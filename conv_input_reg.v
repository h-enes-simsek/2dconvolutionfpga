==> flow/design.v <==
`timescale 1ns / 1ps
module conv_input_reg(
    input clk, enable,
    input [7:0] data_in,
    output reg [71:0] data_out
    );
    initial begin
        data_out = 0;
    end
    reg extented_enable;
    initial 
        extented_enable = 0;
    always @(negedge clk) begin
        if(enable|extented_enable) begin
            data_out = data_out >> 8;  
            data_out[71:64] = data_in;  
        end
        extented_enable <= enable;
    end
endmodule
# From RTL to reports: conv_input_reg
# What the tools print for conv_input_reg, step after step.
# Line numbers count from 1 in the design file above.
# Operators carry their Yosys type and port widths (W data, S select, Z words).
# The mark -- stands for no value.
# design
top	conv_input_reg
clock	clk
cell_library	sky130hd
pvt_corner	tt_025C_1v80

# Elaborated design
# Counts by Yosys on the flattened word-level netlist (proc, flatten, opt, wreduce; memories kept). Register bits leave out memories and registers merged into their read ports (data or address); mux counts leave out enables and synchronous resets folded into registers. Print and check cells are left out. Cells with the same type and inputs are merged into one.
# bits
register_bits	73
latch_bits	0
mem_bits_rw	0
romBits	0
clocked_rd_ports_x_width	0
n_memories	0
input_bits	10
# classes
n_addsub	0
multipliers	0
div_mod_pow	0
n_cmp	0
n_eq	0
shift	0
mux	0
bitwise	1
reduce_logical	0
# ops
op	n
$or A1 B1 Y1	1

# Depth
# Longest topological path by Yosys (ltp), each cell counted once; first at word level (registers and memories cut), then after technology mapping (sequential cells cut; the memories' decode and read muxes count).
# logic_depth
depth_word	1
ABC_AREA	0
depth_mapped	1

# After synthesis
# The flow's flattened synthesis, as Yosys stat reports it; memories are mapped. The netlist is that of the ABC_AREA named above (0 if unset); the other value can give another one.
# types
cell	n	type_area_um2
sky130_fd_sc_hd__edfxtp_1	72	2.16E+03
sky130_fd_sc_hd__dfxtp_1	1	20.019
sky130_fd_sc_hd__or2_1	1	6.256
sky130_fd_sc_hd__inv_1	1	3.754
# mapped
mapped_cells	75
yosys_area_mm2	0.0021921
ffs	73
buffers	0

# Measured results for conv_input_reg: 2 stored runs of the Yosys and OpenROAD flow on sky130hd. The settings differ; the order carries no meaning. The constraints put input and output delay at 20% of the set period each and load the outputs with 0.01 pF.
# By "design_power_uw" is meant OpenSTA's value without simulated activity: inputs other than the clock are taken to toggle once in ten clock periods, and the tool carries that through the logic.
# A setting shown as n/a is not set for that run.
# Results: n/a = not shown.
item,job 1,job 2
period_ns,7.42,10.3
CORE_UTILIZATION,42,49
SETUP_SLACK_MARGIN,-0.1,n/a
PLACE_DENSITY,0.37,n/a
CORE_ASPECT_RATIO,1.64,1.11
CELL_PAD_IN_SITES_GLOBAL_PLACEMENT,0,n/a
CTS_CLUSTER_SIZE,98,n/a
SLEW_MARGIN,5,25
CAP_MARGIN,20,20
CORE_MARGIN,2,7
PLACE_DENSITY_LB_ADDON,n/a,0.24
CELL_PAD_IN_SITES_DETAIL_PLACEMENT,n/a,2
TNS_END_PERCENT,n/a,25
ABC_AREA,n/a,1
CTS_CLUSTER_DIAMETER,n/a,263
yosys.chip_area_mm2,0.0021921,n/a
die_footprint_mm2,0.0058309,n/a
cell_area_final_mm2,0.0035859,n/a
utilization_pct,71.8,n/a
worstSetupSlack_ps,932,n/a
fin_tns_ps,0,n/a
holdWs_ps,434,n/a
design_power_uw,1083,n/a
# Job 2: not finished: placement ended with error DPL-0033
